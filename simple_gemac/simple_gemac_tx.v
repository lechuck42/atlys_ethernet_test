==> flow/design.v <==
`timescale 1ns / 1ps
module crc
  (input clk, 
   input reset,
   input clear, 
   input [7:0] data,
   input calc,
   output [31:0] crc_out,
   output match);
   function[31:0]  NextCRC;
      input[7:0]      D;
      input[31:0]     C;
      reg[31:0]       NewCRC;
      begin
	 NewCRC[0]   = C[24]^C[30]^D[1]^D[7];
	 NewCRC[1]   = C[25]^C[31]^D[0]^D[6]^C[24]^C[30]^D[1]^D[7];
	 NewCRC[2]   = C[26]^D[5]^C[25]^C[31]^D[0]^D[6]^C[24]^C[30]^D[1]^D[7];
	 NewCRC[3]   = C[27]^D[4]^C[26]^D[5]^C[25]^C[31]^D[0]^D[6];
	 NewCRC[4]   = C[28]^D[3]^C[27]^D[4]^C[26]^D[5]^C[24]^C[30]^D[1]^D[7];
	 NewCRC[5]   = C[29]^D[2]^C[28]^D[3]^C[27]^D[4]^C[25]^C[31]^D[0]^D[6]^C[24]^C[30]^D[1]^D[7];
	 NewCRC[6]   = C[30]^D[1]^C[29]^D[2]^C[28]^D[3]^C[26]^D[5]^C[25]^C[31]^D[0]^D[6];
	 NewCRC[7]   = C[31]^D[0]^C[29]^D[2]^C[27]^D[4]^C[26]^D[5]^C[24]^D[7];
	 NewCRC[8]   = C[0]^C[28]^D[3]^C[27]^D[4]^C[25]^D[6]^C[24]^D[7];
	 NewCRC[9]   = C[1]^C[29]^D[2]^C[28]^D[3]^C[26]^D[5]^C[25]^D[6];
	 NewCRC[10]  = C[2]^C[29]^D[2]^C[27]^D[4]^C[26]^D[5]^C[24]^D[7];
	 NewCRC[11]  = C[3]^C[28]^D[3]^C[27]^D[4]^C[25]^D[6]^C[24]^D[7];
	 NewCRC[12]  = C[4]^C[29]^D[2]^C[28]^D[3]^C[26]^D[5]^C[25]^D[6]^C[24]^C[30]^D[1]^D[7];
	 NewCRC[13]  = C[5]^C[30]^D[1]^C[29]^D[2]^C[27]^D[4]^C[26]^D[5]^C[25]^C[31]^D[0]^D[6];
	 NewCRC[14]  = C[6]^C[31]^D[0]^C[30]^D[1]^C[28]^D[3]^C[27]^D[4]^C[26]^D[5];
	 NewCRC[15]  = C[7]^C[31]^D[0]^C[29]^D[2]^C[28]^D[3]^C[27]^D[4];
	 NewCRC[16]  = C[8]^C[29]^D[2]^C[28]^D[3]^C[24]^D[7];
	 NewCRC[17]  = C[9]^C[30]^D[1]^C[29]^D[2]^C[25]^D[6];
	 NewCRC[18]  = C[10]^C[31]^D[0]^C[30]^D[1]^C[26]^D[5];
	 NewCRC[19]  = C[11]^C[31]^D[0]^C[27]^D[4];
	 NewCRC[20]  = C[12]^C[28]^D[3];
	 NewCRC[21]  = C[13]^C[29]^D[2];
	 NewCRC[22]  = C[14]^C[24]^D[7];
	 NewCRC[23]  = C[15]^C[25]^D[6]^C[24]^C[30]^D[1]^D[7];
	 NewCRC[24]  = C[16]^C[26]^D[5]^C[25]^C[31]^D[0]^D[6];
	 NewCRC[25]  = C[17]^C[27]^D[4]^C[26]^D[5];
	 NewCRC[26]  = C[18]^C[28]^D[3]^C[27]^D[4]^C[24]^C[30]^D[1]^D[7];
	 NewCRC[27]  = C[19]^C[29]^D[2]^C[28]^D[3]^C[25]^C[31]^D[0]^D[6];
	 NewCRC[28]  = C[20]^C[30]^D[1]^C[29]^D[2]^C[26]^D[5];
	 NewCRC[29]  = C[21]^C[31]^D[0]^C[30]^D[1]^C[27]^D[4];
	 NewCRC[30]  = C[22]^C[31]^D[0]^C[28]^D[3];
	 NewCRC[31]  = C[23]^C[29]^D[2];
	 NextCRC     = NewCRC;
      end
   endfunction
   reg [31:0] crc_reg;
   always @ (posedge clk)
     if (reset | clear)
       crc_reg 	    <= 32'hffffffff;
     else if (calc)
       crc_reg 	    <= NextCRC(data,crc_reg);
   assign crc_out    = ~{crc_reg[24],crc_reg[25],crc_reg[26],crc_reg[27],crc_reg[28],crc_reg[29],crc_reg[30],crc_reg[31],
		      crc_reg[16],crc_reg[17],crc_reg[18],crc_reg[19],crc_reg[20],crc_reg[21],crc_reg[22],crc_reg[23],
		      crc_reg[8],crc_reg[9],crc_reg[10],crc_reg[11],crc_reg[12],crc_reg[13],crc_reg[14],crc_reg[15],
		      crc_reg[0],crc_reg[1],crc_reg[2],crc_reg[3],crc_reg[4],crc_reg[5],crc_reg[6],crc_reg[7] };
   assign match  = (crc_reg == 32'hc704_dd7b);
endmodule
`timescale 1ns / 1ps
module simple_gemac_tx
  (input clk125, input reset,
   output GMII_GTX_CLK, output reg GMII_TX_EN, output reg GMII_TX_ER, output reg [7:0] GMII_TXD,
   output tx_clk, input [7:0] tx_data, input tx_valid, input tx_error, output tx_ack,
   input [7:0] ifg, input [47:0] mac_addr,
   input pause_req, input [15:0] pause_time,
   input pause_apply, output reg paused,
	output [7:0] debug
   );
   reg tx_en_pre, tx_er_pre;
   reg [7:0] txd_pre;
   assign GMII_GTX_CLK 	= clk125;
   assign tx_clk 	= clk125;
	(* fsm_encoding = "user" *)
   reg [7:0] tx_state;
   reg [7:0] ifg_ctr;
   reg [15:0] frame_len_ctr;
   reg [7:0] pause_ctr, pause_dat;
   wire in_ifg 		     = (ifg_ctr != 0);
   wire [31:0] crc_out;
   localparam TX_IDLE 	     = 0;
   localparam TX_PREAMBLE    = 1;
   localparam TX_SOF_DEL     = TX_PREAMBLE + 7;  
   localparam TX_FIRSTBYTE   = TX_SOF_DEL + 1;  
   localparam TX_IN_FRAME    = TX_FIRSTBYTE + 1;  
   localparam TX_IN_FRAME_2  = TX_IN_FRAME + 1;  
   localparam TX_PAD 	     = TX_IN_FRAME_2 + 1;  
   localparam TX_CRC_0 	     = 16;
   localparam TX_CRC_1 	     = TX_CRC_0 + 1;  
   localparam TX_CRC_2 	     = TX_CRC_0 + 2;  
   localparam TX_CRC_3 	     = TX_CRC_0 + 3;  
   localparam TX_ERROR 	     = 32;
   localparam TX_PAUSE 	     = 55;
   localparam TX_PAUSE_SOF   = TX_PAUSE + 7;  
   localparam TX_PAUSE_FIRST = TX_PAUSE_SOF + 1;  
   localparam TX_PAUSE_END   = TX_PAUSE_SOF + 18;  
   localparam MIN_FRAME_LEN  = 64 + 8 - 4;  
   localparam MAX_FRAME_LEN  = 8192;        
   always @(posedge tx_clk)
     if(reset |(tx_state == TX_IDLE))
       frame_len_ctr 	    <= 0;
     else
       frame_len_ctr 	    <= frame_len_ctr + 1'b1;
   reg send_pause;
   reg [15:0] pause_time_held;
   always @(posedge tx_clk)
     if(reset)
       send_pause      <= 1'b0;
     else if(pause_req)
       send_pause      <= 1'b1;
     else if(tx_state == TX_PAUSE)
       send_pause      <= 1'b0;
   always @(posedge tx_clk)
     if(pause_req)
       pause_time_held <= pause_time;
   always @(posedge tx_clk)
     if(reset)
       tx_state        <= TX_IDLE;
     else 
       case(tx_state)
	 TX_IDLE :
	   if(~in_ifg)
	     if(send_pause)
	       tx_state <= TX_PAUSE;
	     else if(tx_valid & ~pause_apply)
	       tx_state <= TX_PREAMBLE;
	 TX_FIRSTBYTE :
	   if(tx_error)
	     tx_state <= TX_ERROR;    
	   else if(~tx_valid)
	     tx_state <= TX_PAD;
	   else
	     tx_state <= TX_IN_FRAME;
	 TX_IN_FRAME :
	   if(tx_error)
	     tx_state <= TX_ERROR;    
	   else if(~tx_valid)
	     tx_state <= TX_PAD;
	   else if(frame_len_ctr == MIN_FRAME_LEN - 1)
	     tx_state <= TX_IN_FRAME_2;
	 TX_IN_FRAME_2 :
	   if(tx_error)
	     tx_state <= TX_ERROR;    
	   else if(~tx_valid)
	     tx_state <= TX_CRC_0;
	 TX_PAD :
	   if(frame_len_ctr == MIN_FRAME_LEN)
	     tx_state <= TX_CRC_0;
	 TX_CRC_3 :
	   tx_state <= TX_IDLE;
	 TX_ERROR :
	   tx_state <= TX_IDLE;
	 TX_PAUSE_END :
	   tx_state <= TX_PAD;
	 default :
	   tx_state <= tx_state + 1'b1;
       endcase  
   always @(posedge tx_clk)
     if(reset)
       begin
	  tx_en_pre <= 0;
	  tx_er_pre <= 0;
	  txd_pre   <= 0;
       end
     else
       casex(tx_state)
	 TX_IDLE :
	   begin
	      tx_en_pre <= 0;
	      tx_er_pre <= 0;
	      txd_pre <= 0;
	   end
	 TX_PREAMBLE, TX_PAUSE :
	   begin
	      txd_pre 	 <= 8'h55;
	      tx_en_pre <= 1;
	   end
	 TX_SOF_DEL, TX_PAUSE_SOF :
	   txd_pre <= 8'hD5;
	 TX_FIRSTBYTE, TX_IN_FRAME, TX_IN_FRAME_2 :
	   txd_pre <= tx_valid ? tx_data : 1'b0;
	 TX_ERROR :
	   begin
	      tx_er_pre <= 1;
	      txd_pre 	 <= 0;
	   end
	 TX_CRC_3 :
	   tx_en_pre <= 0;
	 TX_PAD :
	   txd_pre <= 0;
	 TX_PAUSE_FIRST, 8'b01xx_xxxx :   
	   txd_pre <= pause_dat;
       endcase  
   localparam SGE_FLOW_CTRL_ADDR  = 48'h01_80_C2_00_00_01;
   always @(posedge tx_clk)
     case(tx_state)
       TX_PAUSE_SOF :
	 pause_dat    <= SGE_FLOW_CTRL_ADDR[47:40];   
       TX_PAUSE_SOF + 1:
	 pause_dat    <= SGE_FLOW_CTRL_ADDR[39:32];
       TX_PAUSE_SOF + 2:
	 pause_dat    <= SGE_FLOW_CTRL_ADDR[31:24];
       TX_PAUSE_SOF + 3:
	 pause_dat    <= SGE_FLOW_CTRL_ADDR[23:16];
       TX_PAUSE_SOF + 4:
	 pause_dat    <= SGE_FLOW_CTRL_ADDR[15:8];
       TX_PAUSE_SOF + 5:
	 pause_dat    <= SGE_FLOW_CTRL_ADDR[7:0];
       TX_PAUSE_SOF + 6:
	 pause_dat    <= mac_addr[47:40];
       TX_PAUSE_SOF + 7:
	 pause_dat    <= mac_addr[39:32];
       TX_PAUSE_SOF + 8:
	 pause_dat    <= mac_addr[31:24];
       TX_PAUSE_SOF + 9:
	 pause_dat    <= mac_addr[23:16];
       TX_PAUSE_SOF + 10:
	 pause_dat    <= mac_addr[15:8];
       TX_PAUSE_SOF + 11:
	 pause_dat <= mac_addr[7:0];
       TX_PAUSE_SOF + 12:
	 pause_dat <= 8'h88;    
       TX_PAUSE_SOF + 13:
	 pause_dat <= 8'h08;
       TX_PAUSE_SOF + 14:
	 pause_dat <= 8'h00;    
       TX_PAUSE_SOF + 15:
	 pause_dat <= 8'h01;
       TX_PAUSE_SOF + 16:
	 pause_dat <= pause_time_held[15:8];
       TX_PAUSE_SOF + 17:
	 pause_dat <= pause_time_held[7:0];
     endcase  
   wire start_ifg   = (tx_state == TX_CRC_3);
   always @(posedge tx_clk)
     if(reset)
       ifg_ctr 	   <= 100;
     else if(start_ifg)
       ifg_ctr 	   <= ifg;
     else if(ifg_ctr != 0)
       ifg_ctr 	   <= ifg_ctr - 1'b1;
   wire clear_crc   = (tx_state == TX_IDLE);
   wire calc_crc    = 
	(tx_state==TX_IN_FRAME) |
	(tx_state==TX_IN_FRAME_2) |
	(tx_state==TX_PAD) |
	(tx_state[6]);
   crc crc(.clk(tx_clk), .reset(reset), .clear(clear_crc),
	    .data(txd_pre), .calc(calc_crc), .crc_out(crc_out));
   assign tx_ack    = (tx_state == TX_FIRSTBYTE);
   always @(posedge tx_clk) 
     begin
	GMII_TX_EN <= tx_en_pre;
	GMII_TX_ER <= tx_er_pre;
	case(tx_state)
	  TX_CRC_0 :
	    GMII_TXD <= crc_out[31:24];
	  TX_CRC_1 :
	    GMII_TXD <= crc_out[23:16];
	  TX_CRC_2 :
	    GMII_TXD <= crc_out[15:8];
	  TX_CRC_3 :
	    GMII_TXD <= crc_out[7:0];
	  default :
	    GMII_TXD <= txd_pre;
	endcase  
     end
   always @(posedge tx_clk)
     if(reset)
       paused 	     <= 0;
     else if(~pause_apply)
       paused 	     <= 0;
     else if(tx_state == TX_IDLE)
       paused 	     <= 1;
	assign debug = tx_state;
endmodule  
From RTL to reports: simple_gemac_tx --
The steps from the RTL of simple_gemac_tx to its reports follow in flow order. Line numbers count from 1 in the design file above. Cell names lack the library's common part. The mark -- stands for no value.
Set-up: top simple_gemac_tx, clock clk125, cell library sky130hd, library corner tt_025C_1v80

After elaboration --
Yosys after proc, flatten, opt, wreduce and memory -nomap, before mapping. Memory bits, and registers merged into a memory's read port (data or address), are not among the register bits. Print and check cells are not counted. Equal cells are merged and count once.
Cells by class: add/subtract/negate cells 3, multiply operators 0, div/mod/pow operators 0, order comparisons 0, equal/unequal tests 39, shifts and indexed selects 0, muxes and demuxes 22, bitwise operators 227, reduce/logical cells 19
Operator list (count):
- 1-bit XOR | 220
- 8-bit by 7-bit equality test with 1-bit output with constant B | 17
- 8-bit parallel mux with 14-bit select | 1
- 8-bit two-way mux | 12
- 8-bit parallel mux with 7-bit select | 1
- 8-bit by 4-bit equality test with 1-bit output with constant B | 5
- 8-bit parallel mux with 5-bit select | 1
- 16-bit by 7-bit equality test with 1-bit output with constant B | 2
- 32-bit inverter | 1
- 8-bit by 5-bit equality test with 1-bit output with constant B | 4
- 8-bit by 6-bit equality test with 1-bit output with constant B | 4
- 8-bit parallel mux with 4-bit select | 1
- 16-bit by 1-bit adder with 16-bit output with constant B | 1
- 14-bit nonzero test | 1
- 2-bit OR reduction | 6
- 3-bit OR reduction | 4
- 2-bit nonzero test | 4
- 8-bit by 1-bit adder with 8-bit output with constant B | 1
- 8-bit by 1-bit subtractor with 8-bit output with constant B | 1
- 8-bit by 1-bit equality test with 1-bit output with constant B | 1
- 8-bit zero test | 1
- 8-bit nonzero test | 1
- 3-bit inequality test with constant B | 2
- 6-bit two-way mux | 1
- 5-bit AND reduction | 1
- 5-bit nonzero test | 1
- 1-bit bitwise OR | 4
- 2-bit inequality test with constant B | 2
Other operator kinds: 7; their cells: 9.
Bit counts: register bits after elaboration 110, latch bits 0, memory bits (writable) 0, bits in read-only memories 0, word width x clocked read ports 0, memory cells 0, input bits 86, output and inout bits 22, word-level cells 324

Depth --
Depth = most cells in a row (Yosys ltp): at word level without a register or memory, in the mapped netlist without a sequential cell, where the memories' decode and read muxes count.
Logic depth: depth in word-level cells 13, ABC_AREA 0, mapped depth 11, mapped depth without buffers 8

After synthesis --
Yosys stat after the flow's synthesis: flattened, memories mapped to cells. It holds for the ABC_AREA given above (unset counts as 0); a run with the other value may have another netlist. The area totals of this step are shown rounded.
Synthesis totals: mapped cells 661, cell area after synthesis 5890 µm², sequential part of the area 2440 µm², mapped flip-flops 110, buffer cells 39
Cell types:
- dfxtp_1 | count 86, total area 1.72E+03 µm²
- edfxtp_1 | count 24, total area 720.691 µm²
- xnor2_1 | count 53, total area 464.195 µm²
- xor2_1 | count 36, total area 315.302 µm²
- nor2_1 | count 72, total area 270.259 µm²
- a21oi_1 | count 49, total area 245.235 µm²
- nand2_1 | count 47, total area 176.419 µm²
- o21ai_0 | count 31, total area 155.149 µm²
- o211ai_1 | count 18, total area 135.13 µm²
- nand3_1 | count 24, total area 120.115 µm²
- o22ai_1 | count 18, total area 112.608 µm²
- ha_1 | count 8, total area 100.096 µm²
- a22oi_1 | count 13, total area 97.594 µm²
- nor3_1 | count 18, total area 90.086 µm²
- clkbuf_1 | count 23, total area 86.333 µm²
- a222oi_1 | count 8, total area 80.077 µm²
- inv_1 | count 18, total area 67.565 µm²
- a221oi_1 | count 6, total area 52.55 µm²
Not listed: further types 43, cells in them 109. The figures by module come from a second, unflattened synthesis with its own total; it is not the netlist above.
Second synthesis, totals: cells (unflattened synthesis) 690, area (unflattened synthesis) 6570 µm²
Rows give one instance, submodules left out.
By module:
- simple_gemac_tx | times used 1, cells 473, area 4310 µm², sequential area 1800 µm²
- crc | times used 1, cells 217, area 2260 µm², sequential area 641 µm²

# Flow runs of simple_gemac_tx

2 stored runs of simple_gemac_tx in the flow (synthesis by Yosys, layout by OpenROAD, sky130hd cells), in arbitrary order. Constraints: input delay and output delay 20% of the set period each, output load 0.01 pF.
"total power of the final layout" is the tool's figure for a default switching activity; nothing was simulated.
Values from the reports are rounded here.

[stored run 1] flow files
==> flow/run.sh <==
#!/bin/bash
# the make line also repeats the synthesis and layout settings of config.mk as NAME=value (left out here)
make -C /OpenROAD-flow-scripts/flow DESIGN_CONFIG=/design/flow/config.mk WORK_HOME=/design/flow/orfs CLKGATE_MAP_FILE= finish
==> flow/config.mk <==
export PLATFORM = sky130hd
export DESIGN_NAME = simple_gemac_tx
export DESIGN_NICKNAME = simple_gemac_tx
export VERILOG_FILES = /design/flow/design.v
export SDC_FILE = /design/flow/constraint.sdc
export NUM_CORES = 4
export LEC_CHECK = 0
export CAP_MARGIN = 30
export CORE_ASPECT_RATIO = 1.13
export CORE_MARGIN = 2
export CORE_UTILIZATION = 62
export PLACE_DENSITY = 0.48
export SETUP_SLACK_MARGIN = 0.27
export SLEW_MARGIN = 20
==> flow/constraint.sdc <==
create_clock -name core_clock -period 1.81 [get_ports {clk125}]
set_input_delay 0.3620 -clock core_clock [delete_from_list [all_inputs] [get_ports {clk125}]]
set_output_delay 0.3620 -clock core_clock [all_outputs]
set_load 0.01 [all_outputs]

[stored run 1] result: stopped before the end: clock tree synthesis reported a tool error

[stored run 2] flow files
==> flow/run.sh <==
#!/bin/bash
# the make line also repeats the synthesis and layout settings of config.mk as NAME=value (left out here)
make -C /OpenROAD-flow-scripts/flow DESIGN_CONFIG=/design/flow/config.mk WORK_HOME=/design/flow/orfs CLKGATE_MAP_FILE= finish
==> flow/config.mk <==
export PLATFORM = sky130hd
export DESIGN_NAME = simple_gemac_tx
export DESIGN_NICKNAME = simple_gemac_tx
export VERILOG_FILES = /design/flow/design.v
export SDC_FILE = /design/flow/constraint.sdc
export NUM_CORES = 4
export LEC_CHECK = 0
export CAP_MARGIN = 20
export CELL_PAD_IN_SITES_DETAIL_PLACEMENT = 1
export CELL_PAD_IN_SITES_GLOBAL_PLACEMENT = 1
export CORE_ASPECT_RATIO = 0.83
export CORE_MARGIN = 2
export CORE_UTILIZATION = 37
export GPL_ROUTABILITY_DRIVEN = 1
export GPL_TIMING_DRIVEN = 0
export MIN_ROUTING_LAYER = met2
export PLACE_DENSITY_LB_ADDON = 0.09
export SLEW_MARGIN = 25
==> flow/constraint.sdc <==
create_clock -name core_clock -period 3.6 [get_ports {clk125}]
set_input_delay 0.7200 -clock core_clock [delete_from_list [all_inputs] [get_ports {clk125}]]
set_output_delay 0.7200 -clock core_clock [all_outputs]
set_load 0.01 [all_outputs]

[stored run 2] result: die outline area 16,900 µm²; utilization after routing 49.4%; sum of negative setup slack 0 ps; worst setup slack after layout 225 ps; total power of the final layout 5.22 mW; mapped cell area after synthesis 5,890 µm²
