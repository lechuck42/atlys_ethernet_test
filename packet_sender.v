==> flow/design.v <==
`timescale 1ns / 1ps
module ip_header_checksum(
	input clk,
	output wire [15:0] checksum,
	input wire [31:0] header,
	input wire enab,
	input wire reset
    );
	reg [31:0] checksum_int;
	always @(posedge clk)
	if (reset) begin
		checksum_int <= 0;
	end
	else
		if (enab)
		begin
			checksum_int <= checksum_int + header[15:0] + header[31:16];
		end
	assign checksum = ~(checksum_int[31:16] + checksum_int[15:0]);
endmodule
`timescale 1ns / 1ps
module packet_sender(
	input clk,
	input reset,
	output reg [3:0] wr_flags_o,
	output reg [31:0] wr_data_o,
	output reg wr_src_rdy_o,
	input wr_dst_rdy_i,
	input [31:0] pri_fifo_d,
	input [8:0] pri_packet_size_i,
	input pri_fifo_req,
	output reg pri_fifo_rd,
	input [31:0] sec_fifo_d,
	input [8:0] sec_packet_size_i,
	input sec_fifo_req,
	output reg sec_fifo_rd
    );
	localparam IP_IDENTIFICATION = 16'haabb;
	localparam IP_FRAG = 13'd0;
	parameter SRC_PORT = 16'h1234;
	parameter DST_PORT = 16'h1234;
	parameter SRC_MAC = 48'h0037_ffff_3737;
	parameter DST_MAC = 48'h0090_F5DE_6431; 
	parameter DST_IP = 32'ha9fe_a299;
	parameter SRC_IP = 32'ha9fe_4d01;
	wire [15:0] header_checksum;
	reg [31:0] header_checksum_input;
	reg enab_checksum;
	reg header_checksum_reset;
	ip_header_checksum ip_header_checksum ( .clk(clk), .checksum(header_checksum), .header(header_checksum_input), .enab(enab_checksum), .reset(header_checksum_reset));
	(* fsm_encoding = "user" *) 
	reg [3:0] state = 0;
	reg pri_data_source;
	wire [15:0] packet_length_udp, packet_length_ip;
	assign packet_length_udp = {5'b00000, packet_size_count[8:0], 2'b00} + 4'b1010;
	assign packet_length_ip = {5'b00000, packet_size_count[8:0], 2'b00} + 5'b11110;  
	reg [8:0] packet_size_count = 0;
	wire [31:0] header_1, header_2, header_3, header_4, header_5;
	assign header_1 = {16'h4500, packet_length_ip};
	assign header_2 = {IP_IDENTIFICATION[15:0], 3'b000, IP_FRAG[12:0]};  
	assign header_3 = {16'h4011, 16'h0000};  
	assign header_4 = SRC_IP;
	assign header_5 = DST_IP;
	reg pri_fifo_req_latch, sec_fifo_req_latch;
	always @(posedge clk) begin
		if (reset) begin
			state <= 0;
			wr_flags_o <= 0;
			wr_src_rdy_o <= 0;
			header_checksum_reset <= 1;
			packet_size_count <= 0;
			enab_checksum <= 0;
			pri_data_source <= 0;
			pri_fifo_req_latch <= 0;
			sec_fifo_req_latch <= 0;
			pri_fifo_rd <= 0;
			sec_fifo_rd <= 0;
		end else begin
			enab_checksum <= 0;
			pri_fifo_rd <= 0;
			sec_fifo_rd <= 0;
			if (pri_fifo_req == 1)
				pri_fifo_req_latch <= 1;
			if (sec_fifo_req == 1)
				sec_fifo_req_latch <= 1;
			case(state)
			0: if (pri_fifo_req | sec_fifo_req | pri_fifo_req_latch | sec_fifo_req_latch) begin
					if (pri_fifo_req | pri_fifo_req_latch) begin 
						pri_data_source <= 1;
						packet_size_count <= pri_packet_size_i;
						pri_fifo_req_latch <= 0;
					end else begin
						pri_data_source <= 0;
						packet_size_count <= sec_packet_size_i;
						sec_fifo_req_latch <= 0;
					end
					start_packet();
					transmit_header(DST_MAC[47:16]);
				end
			1: begin
					header_checksum_reset <= 0;
					header_checksum_input <= header_1;
					wr_flags_o <= 4'b0000;  
					transmit_header_cs({DST_MAC[15:0], SRC_MAC[47:32]});
				end
			2: begin
					header_checksum_input <= header_2;
					transmit_header_cs(SRC_MAC[31:0]);
				end
			3: begin
					header_checksum_input <= header_3;
					transmit_header_cs({16'h0800, header_1[31:16]});  
				end
			4: begin
					header_checksum_input <= header_4;
					transmit_header_cs({header_1[15:0], header_2[31:16]});
				end
			5: begin
					header_checksum_input <= header_5;
					transmit_header_cs({header_2[15:0], header_3[31:16]});
				end	
			6: transmit_header({header_checksum, header_4[31:16]});  
			7: transmit_header({header_4[15:0], header_5[31:16]});
			8: transmit_header({header_5[15:0], SRC_PORT});
			9: transmit_header({DST_PORT, packet_length_udp});
			10: if (wr_dst_rdy_i) begin
					wr_data_o <= 32'h0000_4142;   
					state <= state + 1'b1;
					if (pri_data_source)
						pri_fifo_rd <= 1;
					else
						sec_fifo_rd <= 1;
				 end
			11:
				if (wr_dst_rdy_i) begin
					if (pri_data_source)
						wr_data_o <= pri_fifo_d;
					else
						wr_data_o <= sec_fifo_d;
					packet_size_count <= packet_size_count - 1'b1;
					if (packet_size_count == 0) begin  
						state <= state + 1'b1;
						wr_flags_o <= 4'b0010;  
					end
				end
			12:
				if (wr_dst_rdy_i) begin
					wr_src_rdy_o <= 0;
					wr_flags_o <= 0;
					header_checksum_reset <= 1;
					state <= 0;
				end
			endcase
		end  
	end  
	task start_packet;
	begin
		wr_src_rdy_o <= 1;	
		wr_flags_o <= 4'b0001;  
	end
	endtask
	task transmit_header_cs;
		input [31:0] header;
	begin
		if (wr_dst_rdy_i) begin
			wr_data_o <= header;
			state <= state + 1'b1;
			enab_checksum <= 1;
		end
	end
	endtask
	task transmit_header;
		input [31:0] header;
	begin
		if (wr_dst_rdy_i) begin
			wr_data_o <= header;
			state <= state + 1'b1;
		end
	end
	endtask
endmodule
Step by step through the tools: packet_sender

What the tools print for packet_sender, step after step.
Line numbers count from 1 in the design file above.
Operators: Yosys type, input widths -> output width; for muxes data width and select width s.
A cell with -- has no value.

Top module: packet_sender
Clock port: clk
Library: sky130hd
Corner: tt_025C_1v80

Elaborated design

Source: Yosys, flattened and elaborated, memories not mapped. Widths are those after wreduce. Registers that Yosys merges into a memory's read port (data or address) are not register bits. Print and check cells do not count.

Bits in registers: 121
Bits in latches: 0
Memory bits (writable): 0
ROM bits: 0
Word width x clocked read ports: 0
Memories kept: 0
Input port bits: 87
Output and inout bits: 39
Elaborated cells: 125

Add/subtract/negate cells: 7
Multiply operators: 0
Div/mod/pow operators: 0
$lt $le $gt $ge: 0
Eq/ne operators: 27
Shift-type cells: 0
Muxes and demuxes: 47
Bitwise logic cells: 9
Reductions and logical operators: 21

Operator list:

| cell                  | count |
| $mux 32               | 14 |
| $pmux 32 s12          | 1 |
| $pmux 32 s5           | 1 |
| $add 32x16->32        | 2 |
| $pmux 4 s4            | 2 |
| $mux 4                | 8 |
| $ne 2x2->1 const B    | 15 |
| $mux 9                | 3 |
| $eq 4x4->1 const B    | 5 |
| $pmux 9 s2            | 1 |
| $add 16x16->16        | 1 |
| $not 16->16           | 1 |
| $eq 4x3->1 const B    | 4 |
| $reduce_and 15->1     | 1 |
| $mux 1                | 15 |
| $reduce_bool 13->1    | 1 |
| $add 11x4->12 const B | 1 |
| $add 11x5->12 const B | 1 |
| $reduce_bool 12->1    | 1 |
| $reduce_or 10->1      | 1 |
| $reduce_and 5->1      | 2 |
| $sub 9x1->9 const B   | 1 |
| $logic_not 9->1       | 1 |
| $eq 4x2->1 const B    | 2 |
| $reduce_and 2->1      | 3 |
| $reduce_bool 2->1     | 3 |
| $reduce_and 3->1      | 2 |
| $reduce_bool 5->1     | 1 |

Other operator kinds: 10; their cells: 17.

Depth

Depth = most cells in a row (Yosys ltp): at word level without a register or memory, in the mapped netlist without a sequential cell, where the memories' decode and read muxes count.

Depth in word-level cells: 5
ABC_AREA: 0
Depth in mapped cells: 13
Depth with buffers taken out: 12

After synthesis

The flow's flattened synthesis, as Yosys stat reports it; memories are mapped. The netlist is that of the ABC_AREA named above (0 if unset); the other value can give another one.
Totals and module areas in this step are rounded.

Mapped cells: 838
Chip area (Yosys): 7470 µm²
Sequential area: 2660 µm²
Flip-flop cells: 107
Buffers: 48

Cells by type:

| cell                      | count |
| sky130_fd_sc_hd__edfxtp_1 | 52 |
| sky130_fd_sc_hd__dfxtp_1  | 55 |
| sky130_fd_sc_hd__ha_1     | 39 |
| sky130_fd_sc_hd__mux2i_1  | 39 |
| sky130_fd_sc_hd__fa_1     | 17 |
| sky130_fd_sc_hd__nor2_1   | 84 |
| sky130_fd_sc_hd__nand2_1  | 76 |
| sky130_fd_sc_hd__o21ai_0  | 51 |
| sky130_fd_sc_hd__a21oi_1  | 50 |
| sky130_fd_sc_hd__xnor2_1  | 26 |
| sky130_fd_sc_hd__nand3_1  | 35 |
| sky130_fd_sc_hd__o221ai_1 | 16 |
| sky130_fd_sc_hd__a211oi_1 | 18 |
| sky130_fd_sc_hd__inv_1    | 36 |
| sky130_fd_sc_hd__mux2_2   | 12 |
| sky130_fd_sc_hd__clkbuf_1 | 33 |
| sky130_fd_sc_hd__nor3_1   | 24 |
| sky130_fd_sc_hd__xor2_1   | 13 |

Other cell types: 48; their cells: 162.
The figures by module come from a second, unflattened synthesis with its own total; it is not the netlist above.

Cells (unflattened synthesis): 875
Area (unflattened synthesis): 7800 µm²

Rows give one instance, submodules left out.

Modules:

| module             | instances | cells | area (µm²) | sequential area (µm²) |
| packet_sender      | 1         | 475   | 4440       | 2020 |
| ip_header_checksum | 1         | 400   | 3360       | 641 |

Timing after synthesis

Path of least setup slack by OpenSTA after synthesis, without wires, with an ideal clock, recovery checks aside; 20% of the period is set as input and as output delay. Where synthesis merged equal registers, the netlist keeps one of their names.

Kind: input to register
Start point: input pri_fifo_req
End point: register wr_data_o[0]
Period: 5810 ps
Setup time: 461 ps
Launch time at the first pin: 1162 ps
Arrival: 3584 ps
Required time: 5349 ps
Setup slack: 1765 ps
Path delay: 2883 ps
Stages on the path: 4
Period reached after synthesis: 4045 ps

"path delay" = arrival - input delay + setup time.
"stages on the path" counts driving pins, that of a launching flip-flop among them; a cell with two outputs on the path counts twice.
"period reached after synthesis" = period - worst setup slack (recovery checks aside). The figure is calculated, with input and output delays left at 20% of the set period.
The rows between start and end are the longest chain of elaborated cells between them; the timing report does not say that the signal goes this way. Where chains are equally long, one stands for them.
Each line given opens the expression or statement behind the cell; cells for indexed reads and writes are added by Yosys, which also makes memories of some case tables.
At most two assigning lines are given for a register; there are more.
The path ends at the enable pin of a flip-flop; only ways to that pin are counted.

Cell sequence: sky130_fd_sc_hd__nor2_1 -> sky130_fd_sc_hd__nand2_1 -> sky130_fd_sc_hd__nor2_1 -> sky130_fd_sc_hd__nor3_1
Length of the longest elaborated chain: 5
Elaborated cells on any way between the ends: 5
Those cells by class: eq/ne (1); logic (3); reduce/logical (1)

RTL lines, path post-synthesis:

| item               | line | source |
| start: declaration | 31   | `input pri_fifo_req,` |
| $or 1x1->1 x3      | 87   | `0: if (pri_fifo_req \| sec_fifo_req \| pri_fifo_req_latch \| sec_fifo_req_latch) begin` |
| $ne 2x2->1         | --   |  |
| $reduce_and 15->1  | --   |  |
| end: assignment    | 137  | `wr_data_o <= pri_fifo_d;` |
| end: assignment    | 139  | `wr_data_o <= sec_fifo_d;` |
| end: declaration   | 26   | `output reg [31:0] wr_data_o,` |

Timing after layout

From the final timing report of run 1: the path of least setup slack in the routed layout; clock arrival at registers is part of the times.
The path's times are printed in steps of 10 ps; the period is the one set.

Kind: register to register
Start point: register header_checksum_input[29]
End point: register ip_header_checksum.checksum_int[29]
Period: 6980 ps
Setup time: 70 ps
Launch time at the first pin: 360 ps
Arrival: 4070 ps
Required time: 7260 ps
Setup slack: 3200 ps
Stages on the path: 12

The rows between start and end are the longest chain of elaborated cells between them; the timing report does not say that the signal goes this way. Where chains are equally long, one stands for them.
At most two assigning lines are given for a register; there are more.

Cell sequence: sky130_fd_sc_hd__edfxtp_1 -> sky130_fd_sc_hd__fa_1 -> sky130_fd_sc_hd__ha_1 -> sky130_fd_sc_hd__fa_1 -> sky130_fd_sc_hd__a21oi_1 -> sky130_fd_sc_hd__o21ai_0 -> sky130_fd_sc_hd__a21oi_1 -> sky130_fd_sc_hd__a21oi_1 -> sky130_fd_sc_hd__a31oi_2 -> sky130_fd_sc_hd__buf_2 -> sky130_fd_sc_hd__nand3_1 -> sky130_fd_sc_hd__o211ai_1
Length of the longest elaborated chain: 1
Elaborated cells on any way between the ends: 1
Those cells by class: add/sub (1)

RTL lines, path after layout:

| item               | line | source |
| start: declaration | 47   | `reg [31:0] header_checksum_input;` |
| start: assignment  | 102  | `header_checksum_input <= header_1;` |
| start: assignment  | 107  | `header_checksum_input <= header_2;` |
| $add 32x16->32     | 17   | `checksum_int <= checksum_int + header[15:0] + header[31:16];` |
| end: assignment    | 12   | `checksum_int <= 0;` |
| end: assignment    | 17   |  |
| end: declaration   | 9    | `reg [31:0] checksum_int;` |

Lab notebook: packet_sender

Measured results for packet_sender: 2 stored runs of the Yosys and OpenROAD flow on sky130hd. The settings differ; the order carries no meaning. The constraints put input and output delay at 20% of the set period each and load the outputs with 0.01 pF.
By "clock period achieved" is meant the clock period of the run minus its worst setup slack. This is arithmetic on one report: input and output delays are still those of the set period (20% each).
"critical path time": the worst setup path's part of the clock period (all of it between registers, 20% less for each end at a port) less its slack. A launch clock that arrives late makes it longer, a capture clock that arrives late makes it shorter.
"power" rests on the timing tool's default activity at the inputs, not on a simulated workload.
"critical path time" is known to 10 ps.
Results are given in rounded form.

## Run 1

==> flow/run.sh <==
#!/bin/bash
# the make line also repeats the synthesis and layout settings of config.mk as NAME=value (left out here)
make -C /OpenROAD-flow-scripts/flow DESIGN_CONFIG=/design/flow/config.mk WORK_HOME=/design/flow/orfs CLKGATE_MAP_FILE= finish
==> flow/config.mk <==
export PLATFORM = sky130hd
export DESIGN_NAME = packet_sender
export DESIGN_NICKNAME = packet_sender
export VERILOG_FILES = /design/flow/design.v
export SDC_FILE = /design/flow/constraint.sdc
export NUM_CORES = 4
export LEC_CHECK = 0
export CAP_MARGIN = 20
export CELL_PAD_IN_SITES_GLOBAL_PLACEMENT = 0
export CORE_MARGIN = 2
export CORE_UTILIZATION = 31
export CTS_CLUSTER_DIAMETER = 275
export CTS_CLUSTER_SIZE = 37
export GPL_ROUTABILITY_DRIVEN = 1
export GPL_TIMING_DRIVEN = 0
export MIN_ROUTING_LAYER = met1
export PLACE_DENSITY = 0.64
export SETUP_SLACK_MARGIN = 1.21
export SLEW_MARGIN = 20
==> flow/constraint.sdc <==
create_clock -name core_clock -period 6.98 [get_ports {clk}]
set_input_delay 1.3960 -clock core_clock [delete_from_list [all_inputs] [get_ports {clk}]]
set_output_delay 1.3960 -clock core_clock [all_outputs]
set_load 0.01 [all_outputs]

| result of run 1 | value |
|---|---|
| post-route setup TNS | 0 ps |
| worst setup slack after layout | 3200 ps |
| worst-case hold slack | 520 ps |
| clock period achieved | 3781 ps |
| final utilization | 40.1% |
| power | 1890 uW |
| die outline area | 25400 µm² |
| standard-cell area after layout | 9440 µm² |
| Yosys chip area after synthesis | 7470 µm² |
| critical path time | 3780 ps |
| type of the worst setup path | register to register |

## Run 2

==> flow/run.sh <==
#!/bin/bash
# the make line also repeats the synthesis and layout settings of config.mk as NAME=value (left out here)
make -C /OpenROAD-flow-scripts/flow DESIGN_CONFIG=/design/flow/config.mk WORK_HOME=/design/flow/orfs CLKGATE_MAP_FILE= finish
==> flow/config.mk <==
export PLATFORM = sky130hd
export DESIGN_NAME = packet_sender
export DESIGN_NICKNAME = packet_sender
export VERILOG_FILES = /design/flow/design.v
export SDC_FILE = /design/flow/constraint.sdc
export NUM_CORES = 4
export LEC_CHECK = 0
export ABC_AREA = 0
export CAP_MARGIN = 15
export CELL_PAD_IN_SITES_DETAIL_PLACEMENT = 0
export CELL_PAD_IN_SITES_GLOBAL_PLACEMENT = 2
export CORE_ASPECT_RATIO = 0.87
export CORE_MARGIN = 2
export CORE_UTILIZATION = 45
export CTS_CLUSTER_DIAMETER = 289
export PLACE_DENSITY_LB_ADDON = 0.29
export SETUP_SLACK_MARGIN = 0.74
export SLEW_MARGIN = 35
export TNS_END_PERCENT = 75
==> flow/constraint.sdc <==
create_clock -name core_clock -period 2.55 [get_ports {clk}]
set_input_delay 0.5100 -clock core_clock [delete_from_list [all_inputs] [get_ports {clk}]]
set_output_delay 0.5100 -clock core_clock [all_outputs]
set_load 0.01 [all_outputs]

| result of run 2 | value |
|---|---|
| clock period achieved | 2952 ps |
| power | 6520 uW |
| Yosys chip area after synthesis | 7470 µm² |
| worst setup slack after layout | -402 ps |
| critical path time | 2950 ps |
| type of the worst setup path | register to register |
| post-route setup TNS | -7380 ps |
| worst-case hold slack | 517 ps |
| standard-cell area after layout | 12000 µm² |
| final utilization | 74.8% |
| die outline area | 17700 µm² |
